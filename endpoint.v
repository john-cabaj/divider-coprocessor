==> flow/design.v <==
module endpoint(output[39:0] dout, output[7:0] a, output send, rx_ack, rd, wr, inout[15:0] d, input[39:0] din, input tx_ack, dav, rdy, irq, clk, clr);
  wire[39:0] r_dout, c_dout;
  wire out_data, s_dav;
  receiver_interface r(.rx_ack(rx_ack), .s_dav(s_dav), .dav(dav), .clk(clk), .clr(clr));
  coprocessor_interface c(.dout(dout), .a(a), .out_data(out_data), .rd(rd), .wr(wr), .d(d), .din(din), .s_dav(s_dav), .rx_ack(rx_ack), .rdy(rdy), .tx_ack(tx_ack), .irq(irq), .clk(clk), .clr(clr));
  transmitter_interface t(.send(send), .tx_ack(tx_ack), .out_data(out_data), .clk(clk), .clr(clr));
endmodule
module receiver_interface(output reg rx_ack, s_dav, input dav, clk, clr);
  always@(posedge clk, posedge clr) begin
    if(clr)
      s_dav <= 1'b0;
    else
      s_dav <= dav;
  end
  always@(posedge clk, posedge clr) begin
    if(clr) begin
      rx_ack <= 1'b0;
    end
    else if(s_dav) begin
      rx_ack <= 1'b1;
    end
    else if(~s_dav) begin
      rx_ack <= 1'b0;
    end
    else begin
      rx_ack <= rx_ack;
    end
  end
endmodule
module coprocessor_interface(output reg[39:0] dout, output reg[7:0] a, output reg out_data, rd, wr, inout[15:0] d, input[39:0] din, input s_dav, rx_ack, rdy, tx_ack, irq, clk, clr);
  localparam IDLE = 2'd0, WRITE = 2'd1, READ = 2'd2, INT = 2'd3;
  reg[1:0] state, next_state;
  reg[39:0] data;
  wire[15:0] read_data, write_data;
  reg interr, prev_irq;
  assign read_data = rd ? d : 16'bz;
  assign d = wr ? data[15:0] : 16'bz;
  always@(posedge clk) begin
    if(clr) begin
      prev_irq <= 1'b0;
      interr <= 1'b0;
    end
    else begin	
      prev_irq <= irq;						 
      if(irq < prev_irq)
        interr <= 1'b1;
      else if((state == INT) && interr)
        interr <= 1'b0;
      else
        interr <= interr;
    end
  end
  always@(posedge clk, posedge clr) begin
    if(clr)
      data <= 40'b0;
    else if((state == IDLE) && s_dav)
      data <= din;
    else
      data <= data;
  end
  always@(posedge clk, posedge clr) begin
    if(clr)
      dout <= 40'b0;  
    else if((state == INT) && interr) 
      dout <= {8'b00000, 8'd3, data[23:16], data[15:0]};
    else if(rd && rdy)
      dout <= {data[39:32], 8'd2, data[23:16], read_data};
    else
      dout <= dout;
  end
  always@(posedge clk, posedge clr) begin
    if(clr) begin
      state <= IDLE;
    end
    else
      state <= next_state;
  end
  always@(*) begin
    case(state)
      IDLE:
        if(interr)
          next_state = INT;
        else if(rx_ack) begin
          case(data[31:24])
			8'd0:
              next_state = READ;
    		8'd1:
              next_state = WRITE;
            default
              next_state = IDLE;
          endcase
        end
        else
          next_state = IDLE;
      WRITE:
        if(rdy)
          next_state = IDLE;
        else
          next_state = WRITE;
      READ:
        if(rdy)
          next_state = IDLE;
        else
          next_state = READ;
      default:
        next_state = IDLE;
    endcase
  end
  always@(*) begin
    rd = 1'b0;
    wr = 1'b0;
    a = 8'b0;
    out_data = 1'b0;
    case(state)
      IDLE:
        if(rx_ack) begin
          case(data[31:24])
            8'd0: begin
              rd = 1'b1;
              a = data[23:16];
            end
            8'd1: begin
              wr = 1'b1;
              a = data[23:16];
            end
          endcase
        end
      WRITE:
        if(!rdy) begin
          wr = 1'b1;
          a = data[23:16];
        end  
      READ:
        if(!rdy) begin
          rd = 1'b1;
          a = data[23:16];      
        end 
        else begin
          out_data = 1'b1;
          rd = 1'b1;
          a = data[23:16];
        end
      INT:
        out_data = 1'b1;
      endcase
  end
endmodule
module transmitter_interface(output reg send, input tx_ack, out_data, clk, clr);
  reg s_tx_ack;
  always@(posedge clk, posedge clr) begin
    if(clr)
      s_tx_ack <= 1'b0;
    else
      s_tx_ack <= tx_ack;
  end
  always@(posedge clk, posedge clr) begin
    if(clr)
      send <= 1'b0;
    else if(out_data)
      send <= 1'b1;
    else if(s_tx_ack)
      send <= 1'b0;
    else
      send <= send;
  end
endmodule
== Reports on endpoint ==
What the tools print for endpoint, step after step.
Line numbers count from 1 in the design file above.
A cell with -- has no value.

* Top module: endpoint
* Clock port: clk
* Standard-cell library: sky130hd
* Timing corner: tt_025C_1v80

== Word-level counts ==
Counts by Yosys on the flattened word-level netlist (proc, flatten, opt, wreduce; memories kept). Register bits leave out memories and registers merged into their read ports (data or address). Print and check cells are left out.

* Bits in registers: 88
* Input bits: 46
* Output and inout port bits: 68
* Cells after elaboration: 54

* $lt $le $gt $ge: 1
* Equality and inequality tests: 4
* Mux-type cells: 28
* Reductions and logical operators: 12

{| class="wikitable"
|+ Operators by type and width
! kind !! number
|-
| 2-to-1 mux 40 bit || 2
|-
| case mux 8 bit (select 4 bit) || 1
|-
| 2-to-1 mux 16 bit || 2
|-
| 2-to-1 mux 8 bit || 3
|-
| 2-to-1 mux 1 bit || 12
|-
| case mux 1 bit (select 3 bit) || 3
|-
| OR reduction 2 bit || 4
|-
| == test 8 x 1 -> 1 bit with constant B || 1
|-
| logical NOT 8 bit || 1
|-
| nonzero test 2 bit || 3
|-
| case mux 2 bit (select 3 bit) || 1
|-
| 2-to-1 mux 2 bit || 3
|-
| == test 2 bit with constant B || 2
|-
| case mux 2 bit (select 2 bit) || 1
|-
| logical AND 1 bit || 3
|-
| == test 2 x 1 -> 1 bit with constant B || 1
|-
| logical NOT 2 bit || 1
|-
| < comparator 1 bit || 1
|}

== Depth ==
Yosys ltp: most cells in a row. Word level: on the elaborated netlist, between registers, memories and ports. Mapped: between sequential cells and ports; inverters and the memories' decode and read muxes count.

* Word-level depth: 8
* ABC_AREA: 0
* Depth in mapped cells: 6
* Gate-level depth less buffers: 4

== Mapped cells and area ==
Yosys stat after the flow's synthesis: flattened, memories mapped to cells. It holds for the ABC_AREA given above (unset counts as 0); a run with the other value may have another netlist.
Totals and module areas in this step are rounded.

* Standard cells after synthesis: 221
* Cell area after synthesis: 3420 um^2
* Sequential part of the area: 2090 um^2
* Mapped flip-flops: 84
* Buffers: 15

{| class="wikitable"
|+ Cells by type
! type !! number !! area in all (um^2)
|-
| sky130_fd_sc_hd__dfrtp_1 || 81 || 2.03E+03
|-
| sky130_fd_sc_hd__mux2_2 || 42 || 472.954
|-
| sky130_fd_sc_hd__mux2_4 || 19 || 285.274
|-
| sky130_fd_sc_hd__mux2i_1 || 8 || 80.077
|-
| sky130_fd_sc_hd__nor2b_1 || 11 || 68.816
|-
| sky130_fd_sc_hd__buf_4 || 6 || 45.043
|-
| sky130_fd_sc_hd__buf_12 || 2 || 40.038
|-
| sky130_fd_sc_hd__dfxtp_1 || 2 || 40.038
|-
| sky130_fd_sc_hd__mux2_1 || 3 || 33.782
|-
| sky130_fd_sc_hd__nor2_1 || 8 || 30.029
|-
| sky130_fd_sc_hd__dfstp_2 || 1 || 26.275
|-
| sky130_fd_sc_hd__nor4b_4 || 1 || 23.773
|-
| sky130_fd_sc_hd__buf_6 || 2 || 22.522
|-
| sky130_fd_sc_hd__nor4_4 || 1 || 21.27
|-
| sky130_fd_sc_hd__and2_1 || 3 || 18.768
|-
| sky130_fd_sc_hd__nand2b_1 || 3 || 18.768
|-
| sky130_fd_sc_hd__clkbuf_1 || 4 || 15.014
|-
| sky130_fd_sc_hd__o21bai_1 || 2 || 15.014
|}

Other cell types: 17; their cells: 22.
By module: a second synthesis without flattening, with its own total; a netlist apart from the flattened one above.

* Cells (unflattened synthesis): 227
* Area total of the unflattened synthesis: 3310 um^2

Each row is one instance without its submodules.

{| class="wikitable"
|+ Modules
! module !! instances !! cells !! area (um^2) !! sequential area (um^2)
|-
| coprocessor_interface || 1 || 219 || 3190 || 1990
|-
| transmitter_interface || 1 || 5 || 65.1 || 50.0
|-
| receiver_interface || 1 || 3 || 53.8 || 50.0
|-
| endpoint || 1 || 0 || 0.0 || 0.0
|}

== Worst setup path after synthesis ==
OpenSTA on the mapped netlist: ideal clock, no wires. The path of least setup slack (recovery checks aside). Input and output delay are each 20% of the period. Register names are those of the netlist, which keeps one name where synthesis merged equal registers.

* Path type: reg2out
* Start point: register r.rx_ack
* End point: output port a[0]
* Period: 1770 ps
* Output delay: 354 ps
* Time at the first pin: 0 ps
* Arrival: 1411 ps
* Required time: 1416 ps
* Setup slack: 5 ps
* Delay of the path: 1411 ps
* Stages: 5
* Path buffers: 0
* Synthesis period reached: 1765 ps

"delay of the path" is the arrival time less input delay plus setup time.
A path that ends at an output port has no setup time.
"stages" counts driving pins, that of a launching flip-flop among them; a cell with two outputs on the path counts twice.
"synthesis period reached" is the clock period less the worst setup slack; recovery checks do not enter. This is arithmetic on one report: input and output delays are still those of the set period (20% each).
Between the ends stands the longest chain of elaborated cells between them, by number of cells; it is not shown to be the way that was timed. Of several equally long chains one is given.
Each line given opens the expression or statement behind the cell; cells for indexed reads and writes are added by Yosys, which also makes memories of some case tables.
A register here has more assigning lines than the two given.

* Cells stage by stage: sky130_fd_sc_hd__dfrtp_1 -> sky130_fd_sc_hd__nor4b_4 -> sky130_fd_sc_hd__and2_4 -> sky130_fd_sc_hd__a211oi_1 -> sky130_fd_sc_hd__nor2b_1
* Cells in the longest elaborated chain: 2
* Elaborated cells between the ends (all ways): 2
* Source lines of those cells: 2
* Classes of those cells: mux: 2

{| class="wikitable"
|+ Ends and longest elaborated chain, after synthesis
! element !! line !! text
|-
| from (decl) || 8 || <nowiki>module receiver_interface(output reg rx_ack, s_dav, input dav, clk, clr);</nowiki>
|-
| from (assign) || 17 || <nowiki>rx_ack <= 1'b0;</nowiki>
|-
| from (assign) || 26 || <nowiki>rx_ack <= rx_ack;</nowiki>
|-
| 2-to-1 mux 8 bit || 116 || <nowiki>if(rx_ack) begin</nowiki>
|-
| case mux 8 bit (select 4 bit) || 114 || <nowiki>case(state)</nowiki>
|-
| to (decl) || 1 || <nowiki>module endpoint(output[39:0] dout, output[7:0] a, output send, rx_ack, rd, wr, inout[15:0] d, input[39:0] din, ...</nowiki>
|}

== Timing after layout ==
Path of least setup slack in the final report of record 1 (OpenROAD, finished layout, wires in). Where an end is a register, its clock arrival counts in the times.
The path's times are printed in steps of 10 ps; the period is the one set.

* Path type: reg2out
* Start point: register c.data[26]
* End point: output port a[2]
* Period: 2230 ps
* Output delay: 450 ps
* Time at the first pin: 340 ps
* Arrival: 1860 ps
* Required time: 1780 ps
* Setup slack: -70 ps
* Stages: 8
* Path buffers: 3

Between the ends stands the longest chain of elaborated cells between them, by number of cells; it is not shown to be the way that was timed. Of several equally long chains one is given.
A register here has more assigning lines than the two given.

* Cells stage by stage: sky130_fd_sc_hd__dfrtp_1 -> sky130_fd_sc_hd__nor4_4 -> sky130_fd_sc_hd__and2_4 -> sky130_fd_sc_hd__buf_6 -> sky130_fd_sc_hd__a211oi_4 -> sky130_fd_sc_hd__buf_12 -> sky130_fd_sc_hd__nor2b_1 -> sky130_fd_sc_hd__buf_2
* Cells in the longest elaborated chain: 5
* Elaborated cells between the ends (all ways): 6
* Classes of those cells: eq/ne: 1; mux: 3; reduce/logical: 2

{| class="wikitable"
|+ Ends and longest elaborated chain, post-layout
! element !! line !! text
|-
| from (decl) || 33 || <nowiki>reg[39:0] data;</nowiki>
|-
| from (assign) || 57 || <nowiki>data <= din;</nowiki>
|-
| from (assign) || 59 || <nowiki>data <= data;</nowiki>
|-
| logical NOT 8 bit || 117 || <nowiki>case(data[31:24])</nowiki>
|-
| OR reduction 2 bit || -- ||
|-
| 2-to-1 mux 8 bit || 117 ||
|-
| 2-to-1 mux 8 bit || 116 || <nowiki>if(rx_ack) begin</nowiki>
|-
| case mux 8 bit (select 4 bit) || 114 || <nowiki>case(state)</nowiki>
|-
| to (decl) || 1 || <nowiki>module endpoint(output[39:0] dout, output[7:0] a, output send, rx_ack, rd, wr, inout[15:0] d, input[39:0] din, ...</nowiki>
|}

Hand-over note for endpoint

Below are 2 stored runs of the flow (Yosys, OpenROAD; platform sky130hd) on endpoint, each with its settings and what was measured, unordered. Constraints: input delay and output delay 20% of the set period each, output load 0.01 pF.
By "achieved clock period" is meant the clock period of the run minus its worst setup slack. This is arithmetic on one report: input and output delays are still those of the set period (20% each).
"worst path time": the worst setup path's part of the clock period (all of it between registers, 20% less for each end at a port) less its slack. A launch clock that arrives late makes it longer, a capture clock that arrives late makes it shorter.
By "power consumption" is meant OpenSTA's value without simulated activity: inputs other than the clock are taken to toggle once in ten clock periods, and the tool carries that through the logic.
"worst path time" is given in steps of 10 ps.
Values from the reports are rounded here.

=== Record 1 ===
{| class="wikitable"
! Setting !! Value
|-
| period_ns || 2.23
|-
| CORE_UTILIZATION || 33
|-
| SETUP_SLACK_MARGIN || -0.13
|-
| PLACE_DENSITY_LB_ADDON || 0.2
|-
| CELL_PAD_IN_SITES_GLOBAL_PLACEMENT || 3
|-
| TNS_END_PERCENT || 85
|-
| ABC_AREA || 0
|-
| GPL_TIMING_DRIVEN || 0
|-
| GPL_ROUTABILITY_DRIVEN || 0
|-
| CTS_CLUSTER_SIZE || 36
|-
| CTS_CLUSTER_DIAMETER || 244
|-
| CAP_MARGIN || 25
|-
| CORE_MARGIN || 2
|-
| SLEW_MARGIN || 20
|-
! Result !! Value
|-
| Summed negative setup slack || -476 ps
|-
| Worst setup slack after layout || -74 ps
|-
| Synthesized cell area || 3420 um^2
|-
| Standard-cell area after layout || 4790 um^2
|-
| Utilization of the finished layout || 47.0%
|-
| Final worst hold slack || 237 ps
|-
| Power consumption || 5510 µW
|-
| Die area || 11200 um^2
|-
| Achieved clock period || 2304 ps
|-
| Worst path time || 1860 ps
|-
| Worst setup path kind || reg2out
|}

=== Record 2 ===
{| class="wikitable"
! Setting !! Value
|-
| period_ns || 2.17
|-
| CORE_UTILIZATION || 71
|-
| PLACE_DENSITY || 0.45
|-
| CORE_MARGIN || 6
|-
| GPL_TIMING_DRIVEN || 1
|-
| GPL_ROUTABILITY_DRIVEN || 1
|-
| SLEW_MARGIN || 35
|-
| CAP_MARGIN || 20
|}
Stopped before the end: placement reported GPL-0301.

End of note.
