==> flow/design.v <==
module divider(inout [15:0] d, output irq, rdy, input [1:0] a, input rd, wr, clk, clr);
  wire [15:0] numMS, numLS, den, status, remainder, quotient;
  wire ex_div, read;
  reg_file r(.d(d), .ex_div(ex_div), .read(read), .rdy(rdy), .numLS(numLS), .numMS(numMS), .den(den), .status(status), .remainder(remainder), .quotient(quotient), .wr(wr), .rd(rd), .clr(clr), .clk(clk), .addr(a));
  division_unit div(.numLS(numLS), .numMS(numMS), .den(den), .ex_div(ex_div), .rd(read), .clr(clr), .clk(clk), .quo(quotient), .rem(remainder), .status(status), .irq(irq));
endmodule
module reg_file(inout [15:0] d, output ex_div, read, output reg rdy, output reg [15:0] numLS, numMS, den, input [15:0] status, remainder, quotient, input wr, rd, clr, clk, input [1:0] addr);
  reg [15:0] data;
  wire [15:0] wr_data;
  wire [15:0] reg_status, reg_rem, reg_quo;
  assign ex_div = (wr && (addr == 2'd3)) ? 1'b1 : 1'b0;
  assign d = rd ? data : 16'bz;
  assign wr_data = wr ? d : 16'bz;
  assign read = (rd && (addr == 2'd3)) ? 1'b1 : 1'b0;
  always@(posedge clk, posedge clr) begin
    if (clr) begin
      numLS <= 16'b0;
      numMS <= 16'b0;
      den <= 16'b0;
      rdy <= 1'b0;
      data <= 16'b0;
    end
    else begin
      data <= 16'bz;
      rdy <= 1'b0;
      if(addr == 2'd0) begin
        if(wr) begin
          numLS <= wr_data;
          rdy <= 1'b1;
        end
        else if(rd) begin
          data <= status;
          rdy <= 1'b1;
        end
      end
      else if(addr == 2'd1) begin
        if(wr) begin
          numMS <= wr_data;
          rdy <= 1'b1;
        end
        else if(rd) begin
          data <= 16'd0;
          rdy <= 1'b1;
        end
      end
      else if(addr == 2'd2) begin
        if(wr) begin
          den <= wr_data;
          rdy <= 1'b1;
        end
        else if(rd) begin
          data <= remainder;
          rdy <= 1'b1;
        end
      end
      else if(addr == 2'd3) begin
        if(rd) begin
          data <= quotient;
          rdy <= 1'b1;
        end
        if(wr) begin
          rdy <= 1'b1;
        end
      end
    end
  end
endmodule
module division_unit(input [15:0] numLS, numMS, den, input ex_div, rd, clr, clk, output [15:0] status, output reg [15:0] quo, rem, output reg irq);
  localparam IDLE = 5'd0, DIVIDE = 5'd1, STOP = 5'd17;
  reg [4:0] state, next_state;
  reg [32:0] numerator, denominator, tc_denominator;
  reg [32:0] sub_result;
  reg [15:0] quotient, remainder;
  reg overflow, div_zero;
  assign status = {13'b0, overflow, div_zero, ~irq};
  reg [4:0] end_early;
  always@(posedge clk, posedge clr) begin
    if(clr) begin
      state <= IDLE;
      quo <= 16'b0;
      rem <= 16'b0;
      numerator <= 33'b0;
      denominator <= 33'b0;
      tc_denominator <= 33'b0;
      quotient <= 16'b0;
      remainder <= 16'b0;
      overflow <= 1'b0;
      div_zero <= 1'b0;
      end_early <= 1'b0;
    end
    else begin
      state <= next_state;
      if(state == IDLE) begin
          numerator <= {1'b0, numMS, numLS};				 
          denominator <= {1'b0, den, 16'b0};				 
          tc_denominator <= ~{1'b0, den, 16'b0} + 1'b1;		 
          quotient <= 16'b0;			
          remainder <= 16'b0;
          overflow <= 1'b0;
          div_zero <= 1'b0;
          end_early <= 1'b0;
          if(ex_div) begin
            if(numMS >= den) begin
              overflow <= 1'b1;
            end
            if(den == 16'b0) begin
              div_zero <= 1'b1;
            end
          end
      end
      else if(state != STOP) begin
        quotient <= {quotient[14:0], ~sub_result[32]};
        if(sub_result[32])
          numerator <= sub_result + denominator;
        else if(sub_result == 33'b0)
          end_early <= state;
        else
          numerator <= sub_result;
      end
      else begin
        if(ex_div) begin
          numerator <= {1'b0, numMS, numLS};				 
          denominator <= {1'b0, den, 16'b0};				 
          tc_denominator <= ~{1'b0, den, 16'b0} + 1'b1;		 
          quotient <= 16'b0;
          remainder <= 16'b0;
          overflow <= 1'b0;
          div_zero <= 1'b0;
          end_early <= 1'b0;
          if(numMS >= den) begin
            overflow <= 1'b1;
          end
          if(den == 16'b0) begin
            div_zero <= 1'b1;
          end
        end
        else begin
          if(end_early != 4'd0) begin
            quo <= (quotient << ((STOP-1'b1) - end_early));		 
            rem <= 16'b0;										 
          end
          else begin
            quo <= quotient;
            rem <= numerator[31:16];
          end
        end
      end
    end
  end
  always@(*) begin
    irq = 1'b1;
    sub_result = 32'b0;
    case(state)
      IDLE:
        if(ex_div) begin
          next_state = DIVIDE;
        end
        else
          next_state = IDLE;
      STOP: begin
        irq = 1'b0;									 
        if(rd) begin
          next_state = IDLE;
        end
        else if(ex_div) begin
          next_state = DIVIDE;
        end
        else
          next_state = STOP;
      end
      default: begin
        sub_result = {numerator[31:0], 1'b0} + tc_denominator;
        if(sub_result == 33'b0 || overflow || div_zero)
          next_state = STOP;
        else if(sub_result[32]) begin
          next_state = state + 1'b1;
        end
        else begin
          next_state = state + 1'b1;
        end
      end
    endcase
  end
endmodule
Tool chain data of divider
The steps from the RTL of divider to its reports follow in flow order.
Lines are those of the file above, counted from 1.
Operators: Yosys type, input widths -> output width; for muxes data width and select width s.
Cell names lack the library's common part.
{"block": "setup", "design": "divider", "clock": "clk", "cell_library": "sky130hd", "pvt_corner": "tt_025C_1v80"}

Word level
Yosys after proc, flatten, opt, wreduce and memory -nomap, before mapping. Memory bits, and registers merged into a memory's read port (data or address), are not among the register bits. Print and check cells are not counted. Equal cells are merged and count once.
{"block": "op_classes", "n_addsub": 5, "compare": 1, "equal": 9, "n_shift": 1, "mux": 58, "n_logic": 7, "n_reduce_logical": 20}
{"block": "ops", "op": "$mux 16", "count": 17}
{"block": "ops", "op": "$mux 32", "count": 8}
{"block": "ops", "op": "$mux 33", "count": 4}
{"block": "ops", "op": "$logic_not 33->1", "count": 2}
{"block": "ops", "op": "$mux 5", "count": 8}
{"block": "ops", "op": "$not 32->33", "count": 1}
{"block": "ops", "op": "$add 33x1->33 const B", "count": 1}
{"block": "ops", "op": "$add 33x33->33", "count": 1}
{"block": "ops", "op": "$add 32x32->32", "count": 1}
{"block": "ops", "op": "$mux 1", "count": 20}
{"block": "ops", "op": "$ge 16x16->1", "count": 1}
{"block": "ops", "op": "$shl 16x5->16", "count": 1}
{"block": "ops", "op": "$logic_not 16->1", "count": 1}
{"block": "ops", "op": "$pmux 5 s2", "count": 1}
{"block": "ops", "op": "$reduce_and 3->1", "count": 3}
{"block": "ops", "op": "$not 1->1", "count": 6}
{"block": "ops", "op": "$reduce_and 2->1", "count": 3}
{"block": "ops", "op": "$ne 3x2->1 const B", "count": 2}
{"block": "ops", "op": "$add 5x1->5 const B", "count": 1}
{"block": "ops", "op": "$sub 5x5->5 const A", "count": 1}
{"block": "ops", "op": "$eq 5x5->1 const B", "count": 1}
{"block": "ops", "op": "$ne 5x5->1 const B", "count": 1}
{"block": "ops", "op": "$logic_not 5->1", "count": 1}
{"block": "ops", "op": "$reduce_bool 5->1", "count": 1}
{"block": "ops", "op": "$eq 2x2->1 const B", "count": 2}
{"block": "ops", "op": "$ne 4x3->1 const B", "count": 1}
{"block": "ops", "op": "$reduce_and 4->1", "count": 1}
{"block": "ops", "op": "$reduce_bool 3->1", "count": 1}
Other operator kinds: 7; their cells: 9.
{"block": "bits", "regBits": 222, "inputBits": 6, "out_inout_bits": 18}

Logic depth
Yosys ltp: most cells in a row. Word level: on the elaborated netlist, between registers, memories and ports. Mapped: between sequential cells and ports; inverters and the memories' decode and read muxes count.
{"block": "logic_depth", "word_depth": 8, "abc_area": 1, "depth_mapped": 24}

After synthesis
Source: synth_stat.txt of the flow (Yosys; design flattened, memories mapped). It holds for the ABC_AREA given above (unset counts as 0); a run with the other value may have another netlist.
The area totals of this step are shown rounded.
{"block": "by_type", "cell_type": "dfrtp_1", "count": 189, "type_area_um2": 4.73E+03}
{"block": "by_type", "cell_type": "nand2_1", "count": 496, "type_area_um2": 1.86E+03}
{"block": "by_type", "cell_type": "o21ai_0", "count": 153, "type_area_um2": 765.734}
{"block": "by_type", "cell_type": "ha_1", "count": 52, "type_area_um2": 650.624}
{"block": "by_type", "cell_type": "nand3_1", "count": 130, "type_area_um2": 650.624}
{"block": "by_type", "cell_type": "inv_1", "count": 150, "type_area_um2": 563.04}
{"block": "by_type", "cell_type": "nor2_1", "count": 84, "type_area_um2": 315.302}
{"block": "by_type", "cell_type": "a21oi_1", "count": 44, "type_area_um2": 220.211}
{"block": "by_type", "cell_type": "clkbuf_1", "count": 41, "type_area_um2": 153.898}
{"block": "by_type", "cell_type": "xor2_1", "count": 17, "type_area_um2": 148.893}
{"block": "by_type", "cell_type": "nand2_2", "count": 20, "type_area_um2": 125.12}
{"block": "by_type", "cell_type": "o211ai_1", "count": 15, "type_area_um2": 112.608}
{"block": "by_type", "cell_type": "nand4_1", "count": 13, "type_area_um2": 81.328}
{"block": "by_type", "cell_type": "mux2i_1", "count": 5, "type_area_um2": 50.048}
{"block": "by_type", "cell_type": "nor3_1", "count": 10, "type_area_um2": 50.048}
{"block": "by_type", "cell_type": "nand3b_1", "count": 6, "type_area_um2": 45.043}
{"block": "by_type", "cell_type": "o22ai_1", "count": 7, "type_area_um2": 43.792}
{"block": "by_type", "cell_type": "xnor2_1", "count": 5, "type_area_um2": 43.792}
Not listed: further types 32, cells in them 87.
{"block": "synth_totals", "mapped_cells": 1524, "mapped_area_mm2": 0.01126, "ffs": 189, "buf_cells": 55}

Timing after synthesis
OpenSTA on the mapped netlist: ideal clock, no wires. The path of least setup slack (recovery checks aside). Input and output delay are each 20% of the period. Register names are those of the netlist, which keeps one name where synthesis merged equal registers.
{"block": "synth_path", "path_kind": "register -> register", "from": "register div.state[1]", "to": "register div.numerator[24]", "clock_period_ns": 3.94, "t_first_pin_ns": 0.000, "arrival_time_ns": 2.835, "t_required_ns": 3.823, "path_slack_ns": 0.989, "path_delay_ns": 2.952, "stages": 18, "path_buffers": 1, "period_less_setup_slack_ns": 2.951}
"path_delay_ns" = arrival - input delay + setup time.
"stages" counts driving pins, that of a launching flip-flop among them; a cell with two outputs on the path counts twice.
"period_less_setup_slack_ns" = period - worst setup slack (recovery checks aside). The figure is calculated, with input and output delays left at 20% of the set period.
The rows between start and end are the longest chain of elaborated cells between them; the timing report does not say that the signal goes this way. Where chains are equally long, one stands for them.
Each line given opens the expression or statement behind the cell; cells for indexed reads and writes are added by Yosys, which also makes memories of some case tables.
At most two assigning lines are given for a register; there are more.
{"block": "synth_between", "path_cell_list": "dfrtp_1 -> inv_1 -> ha_1 -> nand3_2 -> nand2_2 -> clkbuf_1 -> nor2_1 -> ha_1 -> nand2_1 -> o21ai_0 -> nand2_1 -> nand2_1 -> a21oi_1 -> or2_2 -> nand3_1 -> nand3_1 -> nand2_1 -> nand2_1", "elab_chain_cells": 8, "cells_between": 14, "classes_between": "1 x add/sub; 3 x eq/ne; 5 x mux; 5 x reduce/logical"}
{"block": "synth_rtl", "element": "start: declaration", "line_no": 70, "source": "reg [4:0] state, next_state;"}
{"block": "synth_rtl", "element": "start: assignment", "line_no": 79, "source": "state <= IDLE;"}
{"block": "synth_rtl", "element": "start: assignment", "line_no": 92, "source": "state <= next_state;"}
{"block": "synth_rtl", "element": "$eq 5x5->1", "line_no": 153, "source": "case(state)"}
{"block": "synth_rtl", "element": "$reduce_or 2->1"}
{"block": "synth_rtl", "element": "$mux 33", "line_no": 153}
{"block": "synth_rtl", "element": "$logic_not 33->1", "line_no": 115, "source": "else if(sub_result == 33'b0)"}
{"block": "synth_rtl", "element": "$mux 32", "line_no": 115}
{"block": "synth_rtl", "element": "$mux 32", "line_no": 113, "source": "if(sub_result[32])"}
{"block": "synth_rtl", "element": "$mux 32", "line_no": 111, "source": "else if(state != STOP) begin"}
{"block": "synth_rtl", "element": "$mux 32", "line_no": 93, "source": "if(state == IDLE) begin"}
{"block": "synth_rtl", "element": "end: assignment", "line_no": 94, "source": "numerator <= {1'b0, numMS, numLS};"}
{"block": "synth_rtl", "element": "end: assignment", "line_no": 114, "source": "numerator <= sub_result + denominator;"}
{"block": "synth_rtl", "element": "end: declaration", "line_no": 71, "source": "reg [32:0] numerator, denominator, tc_denominator;"}

Path in the finished layout
From the final timing report of entry A: the path of least setup slack in the routed layout; clock arrival at registers is part of the times.
{"block": "layout_path", "path_kind": "register -> register", "from": "register div.state[1]", "to": "register div.numerator[31]", "clock_period_ns": 6.99, "t_first_pin_ns": 0.45, "arrival_time_ns": 4.64, "t_required_ns": 7.33, "path_slack_ns": 2.68, "stages": 21, "path_buffers": 1}
The rows between start and end are the longest chain of elaborated cells between them; the timing report does not say that the signal goes this way. Where chains are equally long, one stands for them.
At most two assigning lines are given for a register; there are more.
{"block": "layout_between", "path_cell_list": "dfrtp_1 -> inv_1 -> ha_1 -> nand3_2 -> nand2_2 -> buf_4 -> nor2_1 -> ha_1 -> nand2_1 -> nor2_1 -> nand4_1 -> nand2_1 -> nand2_1 -> nand2_1 -> nand2_1 -> nand2_1 -> nand3_1 -> nand3_1 -> nand2_1 -> nand2_1 -> nand2_1", "elab_chain_cells": 8, "cells_between": 14, "classes_between": "1 x add/sub; 3 x eq/ne; 5 x mux; 5 x reduce/logical"}
{"block": "layout_rtl", "element": "start: declaration", "line_no": 70, "source": "reg [4:0] state, next_state;"}
{"block": "layout_rtl", "element": "start: assignment", "line_no": 79, "source": "state <= IDLE;"}
{"block": "layout_rtl", "element": "start: assignment", "line_no": 92, "source": "state <= next_state;"}
{"block": "layout_rtl", "element": "$eq 5x5->1", "line_no": 153, "source": "case(state)"}
{"block": "layout_rtl", "element": "$reduce_or 2->1"}
{"block": "layout_rtl", "element": "$mux 33", "line_no": 153}
{"block": "layout_rtl", "element": "$logic_not 33->1", "line_no": 115, "source": "else if(sub_result == 33'b0)"}
{"block": "layout_rtl", "element": "$mux 32", "line_no": 115}
{"block": "layout_rtl", "element": "$mux 32", "line_no": 113, "source": "if(sub_result[32])"}
{"block": "layout_rtl", "element": "$mux 32", "line_no": 111, "source": "else if(state != STOP) begin"}
{"block": "layout_rtl", "element": "$mux 32", "line_no": 93, "source": "if(state == IDLE) begin"}
{"block": "layout_rtl", "element": "end: assignment", "line_no": 94, "source": "numerator <= {1'b0, numMS, numLS};"}
{"block": "layout_rtl", "element": "end: assignment", "line_no": 114, "source": "numerator <= sub_result + denominator;"}
{"block": "layout_rtl", "element": "end: declaration", "line_no": 71, "source": "reg [32:0] numerator, denominator, tc_denominator;"}

# Flow runs of divider

2 stored runs of divider in the flow (synthesis by Yosys, layout by OpenROAD, sky130hd cells), in arbitrary order. Constraints: input delay and output delay 20% of the set period each, output load 0.01 pF.
By "period_less_ws_ns" is meant the clock period of the run minus its worst setup slack. This is arithmetic on one report: input and output delays are still those of the set period (20% each).
By "timing.worst_path_ns" is meant the share of the clock period that the worst setup path is allowed (20% is reserved at inputs, 20% at outputs), minus its slack. Clock arrival times at its registers enter into it.
Measured values are rounded.

{"run": "entry A", "settings": { "period_ns": 6.99, "CORE_UTILIZATION": 70, "PLACE_DENSITY": 0.39, "CORE_MARGIN": 7, "TNS_END_PERCENT": 10, "ABC_AREA": 1, "CTS_CLUSTER_SIZE": 75, "CAP_MARGIN": 0, "MIN_ROUTING_LAYER": "met1", "SLEW_MARGIN": 20 }, "results": { "period_less_ws_ns": 4.308, "cell_area_final_mm2": 0.01206, "worstSetupSlack_ns": 2.682, "timing.worst_path_ns": 4.31, "critical_path_kind": "register -> register", "final_util_pct": 76.5, "timing.hold.ws_ns": 0.489, "total_die_area_mm2": 0.01983, "post_synth_area_mm2": 0.01126, "setup_tns_ns": 0.000 }}
{"run": "entry B", "settings": { "period_ns": 2.95, "CAP_MARGIN": 20, "CORE_MARGIN": 2, "CORE_UTILIZATION": 40, "SLEW_MARGIN": 20 }, "results": { "period_less_ws_ns": 3.864, "cell_area_final_mm2": 0.01421, "worstSetupSlack_ns": -0.914, "timing.worst_path_ns": 3.86, "critical_path_kind": "register -> register", "final_util_pct": 53.2, "timing.hold.ws_ns": 0.294, "total_die_area_mm2": 0.0283, "post_synth_area_mm2": 0.01079, "setup_tns_ns": -16.59 }}
