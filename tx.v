==> flow/design.v <==
module tx(output sd_out, ack, input [39:0] din, input [7:0] device_id, input send, clk, clr);
  wire [47:0] reg_data;
  wire ready, hold, t_sd_out, past_header;
  send_ack sa(.reg_data(reg_data), .ack(ack), .din(din), .device_id(device_id), .send(send), .clk(clk), .clr(clr));
  transmitter t(.sd_out(t_sd_out), .past_header(past_header), .reg_data(reg_data), .ack(ack), .hold(hold), .clk(clk), .clr(clr));
  bit_stuffer bs(.sd_out(sd_out), .hold(hold), .sd_in(t_sd_out), .past_header(past_header), .clk(clk), .clr(clr));
endmodule
module send_ack(output reg [47:0] reg_data, output reg ack, input [39:0] din, input [7:0] device_id, input send, clk, clr);
  localparam IDLE = 1'b0, ACK = 1'b1;
  reg state, next_state;
  reg reg_send; 
  always@(posedge clk, posedge clr) begin
    if(clr) begin
      reg_data <= 1'b0;
      reg_send <= 1'b0;
    end
    else begin
      reg_data <= {device_id, din};
      reg_send <= send;
    end
  end
  always@(posedge clk, posedge clr) begin
    if(clr)
      state <= IDLE;
    else
      state <= next_state;
  end
  always@(*) begin
    ack = 1'b0;
    case(state) 
      IDLE:
        if(reg_send) begin
          next_state = ACK;
          ack = 1'b1;
        end
        else
          next_state = IDLE;
      ACK:
        if(!reg_send) begin
          next_state = IDLE;
        end
        else begin
          next_state = ACK; 
          ack = 1'b1;
        end
    endcase
  end  
endmodule
module transmitter(output sd_out, past_header, input [47:0] reg_data, input ack, hold, clk, clr);
  localparam IDLE = 6'd0, HEADER = 6'd5, STOP = 6'd59;
  reg [5:0] state, next_state;
  reg [58:0] shifter;
  wire [58:0] frame;
  reg pending;  
  wire ld_shifter;  
  reg parity_count, prev_ack;  
  wire parity;
  assign frame = {5'b00000, 1'b0, reg_data[31:0], reg_data[39:32], reg_data[47:40], 5'b11111};  
  assign past_header = (state > HEADER) ? 1'b1 : 1'b0; 
  assign sd_out = (state == 6'd54) ? parity : shifter[0]; 
  assign parity = parity_count;  
  assign ld_shifter = ((ack || pending) && (state == IDLE)) ? 1'b1 : 1'b0;  
  always@(posedge clk, posedge clr) begin
    if(clr)
      parity_count <= 1'b0;
    else if(state <= HEADER)
      parity_count <= 1'b0;
    else
      if(!hold)
        parity_count <= (shifter[0] ^ parity_count);
      else
        parity_count <= parity_count;
  end
  always@(posedge clk, posedge clr) begin
    if (clr) begin
      shifter <= 59'b0;
      state <= IDLE;
    end
    else if (ld_shifter) begin
      shifter <= frame;
      state <= 1'b1;
    end
    else if (!hold) begin
      state <= next_state;
      shifter <= {1'b0, shifter[58:1]};
    end
    else begin
      shifter <= shifter;
    end
  end
  always @(posedge clk, posedge clr) begin
    if(clr)
      prev_ack <= 1'b0;
    else
      prev_ack <= ack;
  end
  always@(posedge clk, posedge clr) begin
    if(clr)
      pending <= 1'b0;
    else if(prev_ack < ack) 
      if(state != IDLE)
        pending <= 1'b1;
      else
        pending <= 1'b0;
    else if (state == IDLE)
        pending <= 1'b0;
    else
      pending <= pending;
  end
  always@(state) begin
    case(state)
      IDLE:
        if(ack || pending)
          next_state = 6'd1;
        else
          next_state = IDLE;
      HEADER:
        next_state = state + 6'd1;
      STOP:
        next_state = IDLE;
      default
        next_state = state + 6'd1;
    endcase
  end
endmodule
module bit_stuffer(output sd_out, output reg hold, input sd_in, past_header, clk, clr);
  localparam IDLE = 3'd0, STUFF = 3'd4;
  reg [2:0] state, next_state;
  reg stuff_zero;  
  assign sd_out = (stuff_zero) ? 1'b0 : sd_in;
  always@(posedge clk, posedge clr) begin
    if(clr)
      state <= IDLE;
    else
      if(past_header)
        state <= next_state;
  end
  always@(*) begin
    hold = 1'b0;
    stuff_zero = 1'b0;
    case(state)
      IDLE:
        if(!sd_in)
          next_state = IDLE;
        else
          next_state = state + 3'd1;
      STUFF: begin
        next_state = IDLE;
        stuff_zero = 1'b1;
        hold = 1'b1;
      end
      default
        if(!sd_in)
          next_state = IDLE;
        else
          next_state = state + 3'd1;
    endcase
  end
endmodule
Step by step through the tools: tx --
What the tools print for tx, step after step. Lines are those of the file above, counted from 1. Library cell names are shortened. A cell with -- has no value.
Set-up: top module tx, clock clk, library sky130hd, corner tt_025C_1v80

Word level --
Source: Yosys, flattened and elaborated, memories not mapped. Widths are those after wreduce. Registers that Yosys merges into a memory's read port (data or address) are not register bits. Print and check cells do not count. Equal cells are merged and count once.
Storage and ports: register bits 120, output and inout port bits 2
Operators by class: add/sub/neg operators 2, order comparisons 3, eq/ne operators 5, muxes and demuxes 19, bitwise gates (word level) 1, reduce/logical cells 5
Operators by type and width (count):
- 59-bit two-way mux | 2
- 6-bit equality test (second input constant) | 2
- 6-bit case mux with 2-bit select | 1
- 1-bit two-way mux | 12
- 6-bit two-way mux | 2
- 6-bit by 1-bit adder with 6-bit output (second input constant) | 1
- 6-bit by 3-bit greater-than comparator with 1-bit output (second input constant) | 1
- 6-bit by 3-bit less-or-equal comparator with 1-bit output (second input constant) | 1
- 6-bit logical NOT | 1
- 6-bit nonzero test | 1
- 3-bit two-way mux | 2
- 2-bit inequality test (second input constant) | 2
- 3-bit by 1-bit adder with 3-bit output (second input constant) | 1
- 3-bit equality test (second input constant) | 1
- 2-bit nonzero test | 1
- 1-bit less-than comparator | 1
- 1-bit XOR | 1
- 1-bit logical AND | 1
- 1-bit logical OR | 1

Longest topological paths --
Longest topological path by Yosys (ltp), each cell counted once; first at word level (registers and memories cut), then after technology mapping (sequential cells cut; the memories' decode and read muxes count).
Logic depth: depth in word-level cells 6, ABC_AREA 0, gate-level depth with buffers 9, mapped depth without buffers 6

Synthesis result --
Source: synth_stat.txt of the flow (Yosys; design flattened, memories mapped). It holds for the ABC_AREA given above (unset counts as 0); a run with the other value may have another netlist. The area totals of this step are shown rounded.
Cells by type:
- dfrtp_1 | count 114, total area 2.85E+03 µm²
- mux2i_1 | count 48, total area 480.461 µm²
- nand2_1 | count 67, total area 251.491 µm²
- o21ai_0 | count 47, total area 235.226 µm²
- ha_1 | count 6, total area 75.072 µm²
- buf_6 | count 4, total area 45.043 µm²
- clkbuf_1 | count 12, total area 45.043 µm²
- nand3_1 | count 6, total area 30.029 µm²
- nor2_1 | count 7, total area 26.275 µm²
- nand4_1 | count 4, total area 25.024 µm²
- inv_1 | count 6, total area 22.522 µm²
- buf_2 | count 4, total area 20.019 µm²
- o21ai_1 | count 4, total area 20.019 µm²
- nor2b_1 | count 3, total area 18.768 µm²
- a22o_1 | count 2, total area 17.517 µm²
- nor3_4 | count 1, total area 16.266 µm²
- and3_1 | count 2, total area 12.512 µm²
- o22ai_1 | count 2, total area 12.512 µm²
Other cell types: 19; their cells: 19.
Synthesis totals: cells in the netlist 358, synthesis area 0.00435 mm², sequential area 0.00285 mm², flip-flops 114, buffers 22
By module: a second synthesis without flattening, with its own total; a netlist apart from the flattened one above.
Second synthesis, totals: cell total of the unflattened synthesis 298, area (unflattened synthesis) 0.00471 mm²
Each row is one instance without its submodules.
Modules:
- transmitter | instances 1, cells 228, area 0.00327 mm²
- send_ack | instances 1, cells 50, area 0.00123 mm²
- bit_stuffer | instances 1, cells 20, area 0.000206 mm²
- tx | instances 1, cells 0, area 0 mm²

Timing after synthesis --
Source: OpenSTA report_checks on the synthesized netlist (no wires, ideal clock, input and output delay 20% of the period each), path of least setup slack; recovery checks are left aside. Register names are those of the netlist, which keeps one name where synthesis merged equal registers.
Timing post-synthesis: path kind register to register, start point register t.state[0], end point register t.shifter[10], clock period 2620 ps, setup time 133 ps, time at the first pin 0 ps, arrival 1846 ps, data required time 2487 ps, setup slack 641 ps, path delay 1979 ps, stages 8, synthesis period reached 1979 ps
"path delay" is the arrival time less input delay plus setup time. "stages" counts driving pins, that of a launching flip-flop among them; a cell with two outputs on the path counts twice. "synthesis period reached" is the clock period less the worst setup slack; recovery checks do not enter. This is arithmetic on one report: input and output delays are still those of the set period (20% each). Between the ends stands the longest chain of elaborated cells between them, by number of cells; it is not shown to be the way that was timed. Of several equally long chains one is given. A line is the first line of the expression or statement that the cell stems from. Yosys adds cells for indexed reads and writes and turns some case tables into memories. A register here has more assigning lines than the two given.
Between the ends, post-synthesis: cell sequence dfrtp_1 -> inv_1 -> ha_1 -> or4b_1 -> buf_2 -> nor3_4 -> clkbuf_1 -> o21ai_0, cells in the longest elaborated chain 4, elaborated cells between the ends (all ways) 5, those cells by class eq/ne (1); mux (2); reduce/logical (2)
RTL lines, path post-synthesis:
- start, declared | RTL line 51 | reg [5:0] state, next_state;
- start, assigned | RTL line 77 | state <= IDLE;
- start, assigned | RTL line 84 | state <= next_state;
- 6-bit logical NOT | RTL line 62 | assign ld_shifter = ((ack || pending) && (state == IDLE)) ? 1'b1 : 1'b0;
- 1-bit logical AND | RTL line 62
- 1-bit two-way mux | RTL line 62
- 59-bit two-way mux | RTL line 79 | else if (ld_shifter) begin
- end, assigned | RTL line 80 | shifter <= frame;
- end, assigned | RTL line 85 | shifter <= {1'b0, shifter[58:1]};
- end, declared | RTL line 52 | reg [58:0] shifter;

Timing after layout --
Path of least setup slack in the final report of stored run 1 (OpenROAD, finished layout, wires in). Where an end is a register, its clock arrival counts in the times. The path's times are printed in steps of 10 ps; the period is the one set.
Timing post-layout: path kind register to register, start point register t.state[1], end point register t.state[3], clock period 1660 ps, setup time 110 ps, time at the first pin 510 ps, arrival 2540 ps, data required time 2060 ps, setup slack -480 ps, stages 9
Between the ends stands the longest chain of elaborated cells between them, by number of cells; it is not shown to be the way that was timed. Of several equally long chains one is given. A register here has more assigning lines than the two given.
Between the ends, post-layout: cell sequence dfrtp_1 -> inv_2 -> ha_2 -> or4b_4 -> nor3_4 -> buf_6 -> buf_16 -> o22ai_1 -> a22o_1, cells in the longest elaborated chain 4, elaborated cells between the ends (all ways) 9, those cells by class add/sub (1); eq/ne (2); mux (4); reduce/logical (2)
RTL lines, path post-layout:
- start, declared | RTL line 51 | reg [5:0] state, next_state;
- start, assigned | RTL line 77 | state <= IDLE;
- start, assigned | RTL line 84 | state <= next_state;
- 6-bit by 1-bit adder with 6-bit output | RTL line 118 | next_state = state + 6'd1;
- 6-bit case mux with 2-bit select | RTL line 111 | case(state)
- 6-bit two-way mux | RTL line 83 | else if (!hold) begin
- 6-bit two-way mux | RTL line 79 | else if (ld_shifter) begin
- end, assigned | RTL line 77
- end, assigned | RTL line 84
- end, declared | RTL line 51

2 stored runs of tx in the flow (synthesis by Yosys, layout by OpenROAD, sky130hd cells), in arbitrary order. Constraints: input delay and output delay 20% of the set period each, output load 0.01 pF.
"reached clock period" is the run's clock period less its worst setup slack. It is reckoned from that one timing run; input and output delays stay at 20% of the period that was set.
By "critical path time" is meant the share of the clock period that the worst setup path is allowed (20% is reserved at inputs, 20% at outputs), minus its slack. Clock arrival times at its registers enter into it.
"total power after layout" is the tool's figure for a default switching activity; nothing was simulated.
"critical path time" is given in steps of 10 ps.
Measured values are rounded.

* Stored run 1 | settings: period_ns 1.66; CORE_UTILIZATION 46; PLACE_DENSITY_LB_ADDON 0.08; CORE_ASPECT_RATIO 0.84; CORE_MARGIN 2; ABC_AREA 0; GPL_TIMING_DRIVEN 0; CTS_CLUSTER_SIZE 58; MIN_ROUTING_LAYER met2; CAP_MARGIN 20; SLEW_MARGIN 20 | results: Yosys chip area after synthesis 0.00435 mm²; die footprint 0.0102 mm²; standard-cell area after layout 0.00613 mm²; post-route utilization 66.9%; lowest setup slack -482 ps; summed negative setup slack -24,400 ps; total power after layout 0.0118 W; reached clock period 2,142 ps; critical path time 2,140 ps; critical path kind register to register
* Stored run 2 | settings: period_ns 2.14; CORE_UTILIZATION 21; PLACE_DENSITY_LB_ADDON 0.18; HOLD_SLACK_MARGIN 0.16; CELL_PAD_IN_SITES_DETAIL_PLACEMENT 2; CAP_MARGIN 0; MIN_ROUTING_LAYER met2; CORE_MARGIN 2; SLEW_MARGIN 20 | results: Yosys chip area after synthesis 0.00435 mm²; die footprint 0.0219 mm²; standard-cell area after layout 0.00607 mm²; post-route utilization 29.9%; lowest setup slack -28 ps; summed negative setup slack -28 ps; total power after layout 0.009 W; reached clock period 2,168 ps; critical path time 1,740 ps; critical path kind register to output
